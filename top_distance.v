==> flow/design.v <==
`timescale 1ns / 1ps
module data_calculate(
	input 					clk_50M			,
	input 					s_rst_n			,
	input  	 [15:0] 		data 			,
	output 					meter_1_en 		,
	output 					meter_0_5_en 	,
	output 	 	 			cm_20_en
    );	
reg meter_1;
always @ (posedge clk_50M or negedge s_rst_n)
begin
	if(!s_rst_n)
		meter_1 <= 1'b0;
	else 
		if((data[15:8] <= 8'd0 && data[7:4] <= 4'd9 && data[3:0] <= 4'd9) && (data != 'd0))
			meter_1 <= 1'b1;
		else 
			if((data[15:8] >= 8'd1))
				meter_1 <= 1'b0;
			else 
				meter_1 <= meter_1;
end
reg [2:0] meter_1_delay;
always @ (posedge clk_50M or negedge s_rst_n)
begin
	if(!s_rst_n)
		begin
			meter_1_delay <= 'd0;
		end
	else 
		begin
			meter_1_delay <= {meter_1_delay[1:0],meter_1};
		end
end 
wire pose_meter_1_en;
assign pose_meter_1_en = (~meter_1_delay[2])&&meter_1_delay[1];
assign meter_1_en = pose_meter_1_en;
reg meter_0_5;
always @ (posedge clk_50M or negedge s_rst_n)
begin
	if(!s_rst_n)
		meter_0_5 <= 1'b0;
	else 
		if((data[15:8] <= 8'd0 && data[7:4] <= 4'd4 && data[3:0] <= 4'd9) && (data != 'd0))
			meter_0_5 <= 1'b1;
		else 
			if((data[15:8] >= 8'd1 || data[7:4] > 4'd5 && data[3:0] > 4'd0))
				meter_0_5 <= 1'b0;
			else 
				meter_0_5 <= meter_0_5;
end
reg [2:0] meter_0_5_delay;
always @ (posedge clk_50M or negedge s_rst_n)
begin
	if(!s_rst_n)
		begin
			meter_0_5_delay <= 'd0;
		end
	else 
		begin
			meter_0_5_delay <= {meter_0_5_delay[1:0],meter_0_5};
		end
end 
wire pose_meter_0_5_en;
assign pose_meter_0_5_en = (~meter_0_5_delay[2])&&meter_0_5_delay[1];
assign meter_0_5_en = pose_meter_0_5_en;
reg cm_20;
always @ (posedge clk_50M or negedge s_rst_n)
begin
	if(!s_rst_n)
		cm_20 <= 1'b0;
	else 
		if((data[15:8] <= 8'd0 && data[7:4] <= 4'd2 && data[3:0] <= 4'd0) && (data != 'd0))
			cm_20 <= 1'b1;
		else 
			if((data[15:8] >= 8'd1 || (data[7:4] > 4'd2 && data[3:0] > 4'd0)))
				cm_20 <= 1'b0;
			else 
				cm_20 <= cm_20;
end
reg [2:0] cm_20_delay;
always @ (posedge clk_50M or negedge s_rst_n)
begin
	if(!s_rst_n)
		begin
			cm_20_delay <= 'd0;
		end
	else 
		begin
			cm_20_delay <= {cm_20_delay[1:0],cm_20};
		end
end 
wire pose_cm_20_en;
assign pose_cm_20_en = (~cm_20_delay[2])&&cm_20_delay[1];
assign cm_20_en = pose_cm_20_en;
endmodule
`timescale 1ns / 1ps
module measurement(
	input 				clk_50M 	,
	input 				s_rst_n 	,
	input 				Echo 		,
	output 	reg 		trig 		,
	output 	reg [15:0] 	data 	
    );
reg [2:0] Echo_delay;
always @ (posedge clk_50M or negedge s_rst_n)
begin
if(!s_rst_n)
	begin
		Echo_delay <= 'd0;
	end
else 
	begin
		Echo_delay <= {Echo_delay[1:0],Echo};
	end
end 
wire nege_Echo;
wire pose_Echo;
assign pose_Echo = (~Echo_delay[2])&&Echo_delay[1];
assign nege_Echo = Echo_delay[2]&&(!Echo_delay[1]);
reg cnt_17M_en;
always @ (posedge clk_50M or negedge s_rst_n)
begin
	if(!s_rst_n)
		cnt_17M_en <= 'd0;
	else 
		if(pose_Echo)
			cnt_17M_en <= 1'b1;
		else 
			if(nege_Echo)
				cnt_17M_en <= 1'b0;
			else 
				cnt_17M_en <= cnt_17M_en;
end
reg [11:0] cnt_17M;
always @ (posedge clk_50M or negedge s_rst_n)
begin
	if(!s_rst_n)
		cnt_17M <= 'd0;
	else 
		if(cnt_17M_en)
			begin
				if(cnt_17M == 'd2942)
					cnt_17M <= 'd0;
		        else 
		        	cnt_17M <= cnt_17M + 1'b1;
			end
		else 
			cnt_17M <= 'd0;
end 
reg clk_17M;
always @ (posedge clk_50M or negedge s_rst_n)
begin
	if(!s_rst_n)
		clk_17M <= 1'b0;
	else 
		if(cnt_17M == 'd2942)
			clk_17M <= 1'b1;
		else 
			clk_17M <= 1'b0;
end
reg [31:0] cnt_500Ms;
always @ (posedge clk_50M or negedge s_rst_n)
begin
	if(!s_rst_n)
		cnt_500Ms <= 1'b0;
	else 
		if(cnt_500Ms == 'd12_500_000)
			cnt_500Ms <= 'd0;
		else 
			cnt_500Ms <= cnt_500Ms + 1'b1;
end
always @ (posedge clk_50M or negedge s_rst_n)
begin
	if(!s_rst_n)
		trig <= 1'b0;
	else 
		if(cnt_500Ms <= 'd900)
			trig <= 1'b1;
		else 
			trig <= 1'b0;
end 
reg [15:0] data_r;
always @ (posedge clk_50M or negedge s_rst_n)
begin
	if(!s_rst_n)
		data_r <= 'd0;
	else 
		if(clk_17M == 1'b1)
			begin
				if(data_r[3 :0 ] == 'd9)
					begin
						data_r[7 :4 ] <= 1'b1 + data_r[7 :4 ];
						data_r[3 :0 ] <= 'd0;
					end 
				else 
					if(data_r[7 :4 ] == 'd9)
						begin
							data_r[11:8 ] <= 1'b1 + data_r[11:8 ];
							data_r[7 :4 ] <= 'd0;
						end 
					else 
						if(data_r[11:8 ] == 'd9)
							begin
								data_r[15:12] <= 1'b1 + data_r[15:12];
								data_r[11:8 ] <= 'd0;
							end 
						else 
							data_r <= data_r + 1'b1;
			end 
		else 
			if(cnt_500Ms == 'd12_500_000)
				data_r <= 'd0;
			else
				data_r <= data_r;
end 
always @ (posedge clk_50M or negedge s_rst_n)
begin
	if(!s_rst_n)
		data <= 'd0;
	else 
		if(cnt_500Ms == 'd12_499_999)
			data <= data_r;
		else 
			data <= data ;
end 
endmodule
`timescale 1ns / 1ps
module top_distance(
	input 					clk_50M			,
	input 					s_rst_n			,
	output 					meter_1_en 		,
	output 					meter_0_5_en 	,
	output 					cm_20_en 		,
	input 					Echo 			,
	output 	 	 			trig 		    ,
    input                   Echo1           ,
    output                  trig1           ,
    output     [15:0]       data        
    );
wire [15:0] data0;
wire [15:0] data1;
measurement measurement_0 (
    .clk_50M(clk_50M), 
    .s_rst_n(s_rst_n), 
    .Echo(Echo), 
    .trig(trig), 
    .data(data0)
    );
measurement measurement_1 (
    .clk_50M(clk_50M), 
    .s_rst_n(s_rst_n), 
    .Echo(Echo1), 
    .trig(trig1), 
    .data(data1)
    );
assign data = (data0+data1)/2;
data_calculate data_calculate_0 (
    .clk_50M(clk_50M), 
    .s_rst_n(s_rst_n), 
    .data(data), 
    .meter_1_en(meter_1_en), 
    .meter_0_5_en(meter_0_5_en), 
    .cm_20_en(cm_20_en)
    );
endmodule
Reports on top_distance
The steps from the RTL of top_distance to its reports follow in flow order.
Line numbers count from 1 in the design file above.
Cell names lack the library's common part.
A cell with n/a has no value.

design
  design top = top_distance
  clock = clk_50M
  cell library = sky130hd
  corner = tt_025C_1v80

Word level
Source: Yosys, flattened and elaborated, memories not mapped. Widths are those after wreduce. Registers that Yosys merges into a memory's read port (data or address) are not register bits. Print and check cells do not count. Equal cells are merged and count once.

operators by class
  $add $sub $neg = 13
  magnitude comparators = 12
  equal/unequal tests = 22
  multiplexer cells = 54
  bitwise logic cells = 5
  reduce/logical cells = 38

operators by type and width
  cell                                                            number
  two-way mux 4 bit                                               34
  equality test 32 x 24 -> 1 bit (second input constant)          4
  adder 32 x 1 -> 32 bit (second input constant)                  2
  <= comparator 32 x 10 -> 1 bit (second input constant)          2
  two-way mux 32 bit                                              2
  two-way mux 12 bit                                              4
  adder 16 x 1 -> 16 bit (second input constant)                  2
  adder 1 x 4 -> 4 bit (first input constant)                     6
  adder 12 x 1 -> 12 bit (second input constant)                  2
  equality test 12 bit (second input constant)                    2
  equality test 4 bit (second input constant)                     6
  logical AND 1 bit                                               18
  adder 16 x 16 -> 17 bit                                         1
  nonzero test 16 bit                                             1
  nonzero test 2 bit                                              7
  two-way mux 1 bit                                               14
  inequality test 3 bit (second input constant)                   4
  AND reduction 3 bit                                             4
  inequality test 2 bit (second input constant)                   4
  AND reduction 2 bit                                             4
  <= comparator 4 bit (second input constant)                     2
  inequality test 4 bit (second input constant)                   2
  >= comparator 8 x 1 -> 1 bit (second input constant)            1
  <= comparator 8 x 1 -> 1 bit (second input constant)            1
  NOT 1 bit                                                       5
  greater-than comparator 4 x 1 -> 1 bit (second input constant)  1
  <= comparator 4 x 1 -> 1 bit (second input constant)            1
  greater-than comparator 4 x 2 -> 1 bit (second input constant)  1

Not listed: further kinds 5, cells in them 7.

word-level totals
  register bits = 176
  input port bits = 4
  output and inout port bits = 21
  cells after elaboration = 172

Depth
Depth = most cells in a row (Yosys ltp): at word level without a register or memory, in the mapped netlist without a sequential cell, where the memories' decode and read muxes count.

depth
  depth after elaboration = 6
  ABC_AREA = 1
  gate-level depth with buffers = 15
  gate-level depth less buffers = 15

Synthesis result
Source: synth_stat.txt of the flow (Yosys; design flattened, memories mapped). It holds for the ABC_AREA given above (unset counts as 0); a run with the other value may have another netlist.

cell types
  cell      number  area in all (um^2)
  dfrtp_1   176     4.4E+03
  nand2_1   315     1.18E+03
  inv_1     196     735.706
  nor2_1    161     604.33
  ha_1      39      487.968
  xor2_1    52      455.437
  nand3_1   66      330.317
  nor3_1    49      245.235
  o21ai_0   44      220.211
  a21oi_1   39      195.187
  nand4_1   31      193.936
  o21ai_1   34      170.163
  xnor2_1   18      157.651
  nor4_1    17      106.352
  nor3_2    8       80.077
  nor3b_1   10      75.072
  nor2_2    11      68.816
  nand3b_1  9       67.565

Not listed: further types 35, cells in them 95.

synthesis totals
  cell count = 1370
  chip area (Yosys) = 0.0105539 mm^2
  sequential part of the area = 0.0044042 mm^2
  flip-flop cells = 176
  buffers = 12

Timing after synthesis
OpenSTA on the mapped netlist: ideal clock, no wires. The path of least setup slack (recovery checks aside). Input and output delay are each 20% of the period. Register names are those of the netlist, which keeps one name where synthesis merged equal registers.

timing post-synthesis
  path type = register to output
  start = register measurement_0.data[1]
  end = output port data[13]
  period = 4.37 ns
  output delay = 0.874 ns
  time at the first pin = 0.000 ns
  arrival = 1.513 ns
  required time = 3.496 ns
  slack = 1.983 ns
  delay of the path = 1.513 ns
  stages = 13
  path buffers = 0
  period reached after synthesis = 2.387 ns

"delay of the path" is the arrival time less input delay plus setup time.
At an output port there is no setup time.
"stages" counts driving pins, that of a launching flip-flop among them; a cell with two outputs on the path counts twice.
"period reached after synthesis" is the clock period less the worst setup slack; recovery checks do not enter. This is arithmetic on one report: input and output delays are still those of the set period (20% each).
Between the ends stands the longest chain of elaborated cells between them, by number of cells; it is not shown to be the way that was timed. Of several equally long chains one is given.
A line is the first line of the expression or statement that the cell stems from. Yosys adds cells for indexed reads and writes and turns some case tables into memories.
At most two assigning lines are given for a register; there are more.

between the ends, post-synthesis
  cell sequence = dfrtp_1 -> inv_1 -> fa_1 -> inv_1 -> nand2_1 -> nand2_1 -> nand3_1 -> nand2_1 -> nand2_1 -> nand2_1 -> nand2_1 -> nand2_1 -> inv_1
  cells in the longest elaborated chain = 1
  elaborated cells on any way between the ends = 1
  source lines of those cells = 1
  classes of those cells = 1 x add/sub

RTL lines, path post-synthesis
  item                     line  RTL
  start, declared          104   output reg [15:0] data
  start, assigned          224   data <= data_r;
  start, assigned          226   data <= data ;
  adder 16 x 16 -> 17 bit  258   assign data = (data0+data1)/2;
  end, declared            240   output     [15:0]       data

Path in the finished layout
From the final timing report of stored run 1: the path of least setup slack in the routed layout; clock arrival at registers is part of the times.

timing post-layout
  path type = register to output
  start = register measurement_0.data[1]
  end = output port data[11]
  period = 4.22 ns
  output delay = 0.84 ns
  time at the first pin = 0.43 ns
  arrival = 2.63 ns
  required time = 3.38 ns
  slack = 0.75 ns
  stages = 13
  path buffers = 1

Between the ends stands the longest chain of elaborated cells between them, by number of cells; it is not shown to be the way that was timed. Of several equally long chains one is given.
At most two assigning lines are given for a register; there are more.

between the ends, post-layout
  cell sequence = dfrtp_1 -> inv_1 -> fa_1 -> inv_1 -> nand2_1 -> nand2_1 -> nand3_1 -> nand2_1 -> nand2_1 -> nand3b_1 -> nand2_1 -> inv_1 -> clkdlybuf4s50_1
  cells in the longest elaborated chain = 1
  elaborated cells on any way between the ends = 1
  source lines of those cells = 1
  classes of those cells = 1 x add/sub

RTL lines, path post-layout
  item                     line  RTL
  start, declared          104   output reg [15:0] data
  start, assigned          224   data <= data_r;
  start, assigned          226   data <= data ;
  adder 16 x 16 -> 17 bit  258   assign data = (data0+data1)/2;
  end, declared            240   output     [15:0]       data

--- measured runs ---
Record of 2 stored runs of the RTL-to-layout flow on top_distance, platform sky130hd. The runs are unordered. Constraints: input delay and output delay 20% of the set period each, output load 0.01 pF.
"achieved clock period" is the run's clock period less its worst setup slack. It is reckoned from that one timing run; input and output delays stay at 20% of the period that was set.
"worst setup path time": the worst setup path's part of the clock period (all of it between registers, 20% less for each end at a port) less its slack. A launch clock that arrives late makes it longer, a capture clock that arrives late makes it shorter.
"power": no workload was simulated; the value follows from the tool's default switching activity.

Stored run 1
==> flow/run.sh <==
#!/bin/bash
# the make line also repeats the synthesis and layout settings of config.mk as NAME=value (left out here)
make -C /OpenROAD-flow-scripts/flow DESIGN_CONFIG=/design/flow/config.mk WORK_HOME=/design/flow/orfs CLKGATE_MAP_FILE= finish
==> flow/config.mk <==
export PLATFORM = sky130hd
export DESIGN_NAME = top_distance
export DESIGN_NICKNAME = top_distance
export VERILOG_FILES = /design/flow/design.v
export SDC_FILE = /design/flow/constraint.sdc
export NUM_CORES = 4
export LEC_CHECK = 0
export ABC_AREA = 1
export CAP_MARGIN = 5
export CELL_PAD_IN_SITES_GLOBAL_PLACEMENT = 2
export CORE_MARGIN = 6
export CORE_UTILIZATION = 38
export CTS_CLUSTER_DIAMETER = 21
export GPL_ROUTABILITY_DRIVEN = 1
export GPL_TIMING_DRIVEN = 1
export PLACE_DENSITY_LB_ADDON = 0.12
export SLEW_MARGIN = 20
==> flow/constraint.sdc <==
create_clock -name core_clock -period 4.22 [get_ports {clk_50M}]
set_input_delay 0.8440 -clock core_clock [delete_from_list [all_inputs] [get_ports {clk_50M}]]
set_output_delay 0.8440 -clock core_clock [all_outputs]
set_load 0.01 [all_outputs]

==> results of stored run 1 <==
chip area after synthesis (Yosys): 0.0105539 mm^2
die area: 0.0319176 mm^2
standard-cell area of the final layout: 0.0118576 mm^2
utilization: 43.8%
worst setup slack after layout: 0.750 ns
total negative slack: 0.000 ns
worst hold slack: 0.344 ns
power: 3441 µW
achieved clock period: 3.470 ns
worst setup path time: 2.63 ns
worst setup path kind: register to output

Stored run 2
==> flow/run.sh <==
#!/bin/bash
# the make line also repeats the synthesis and layout settings of config.mk as NAME=value (left out here)
make -C /OpenROAD-flow-scripts/flow DESIGN_CONFIG=/design/flow/config.mk WORK_HOME=/design/flow/orfs CLKGATE_MAP_FILE= finish
==> flow/config.mk <==
export PLATFORM = sky130hd
export DESIGN_NAME = top_distance
export DESIGN_NICKNAME = top_distance
export VERILOG_FILES = /design/flow/design.v
export SDC_FILE = /design/flow/constraint.sdc
export NUM_CORES = 4
export LEC_CHECK = 0
export CAP_MARGIN = 35
export CORE_MARGIN = 2
export CORE_UTILIZATION = 37
export GPL_ROUTABILITY_DRIVEN = 1
export PLACE_DENSITY = 0.37
export SLEW_MARGIN = 20
==> flow/constraint.sdc <==
create_clock -name core_clock -period 2.28 [get_ports {clk_50M}]
set_input_delay 0.4560 -clock core_clock [delete_from_list [all_inputs] [get_ports {clk_50M}]]
set_output_delay 0.4560 -clock core_clock [all_outputs]
set_load 0.01 [all_outputs]

==> results of stored run 2 <==
chip area after synthesis (Yosys): 0.0092464 mm^2
die area: 0.0262699 mm^2
standard-cell area of the final layout: 0.0121679 mm^2
utilization: 49.7%
worst setup slack after layout: -0.584 ns
total negative slack: -10.379 ns
worst hold slack: 0.351 ns
power: 6064 µW
achieved clock period: 2.864 ns
worst setup path time: 2.41 ns
worst setup path kind: register to output
--- end ---
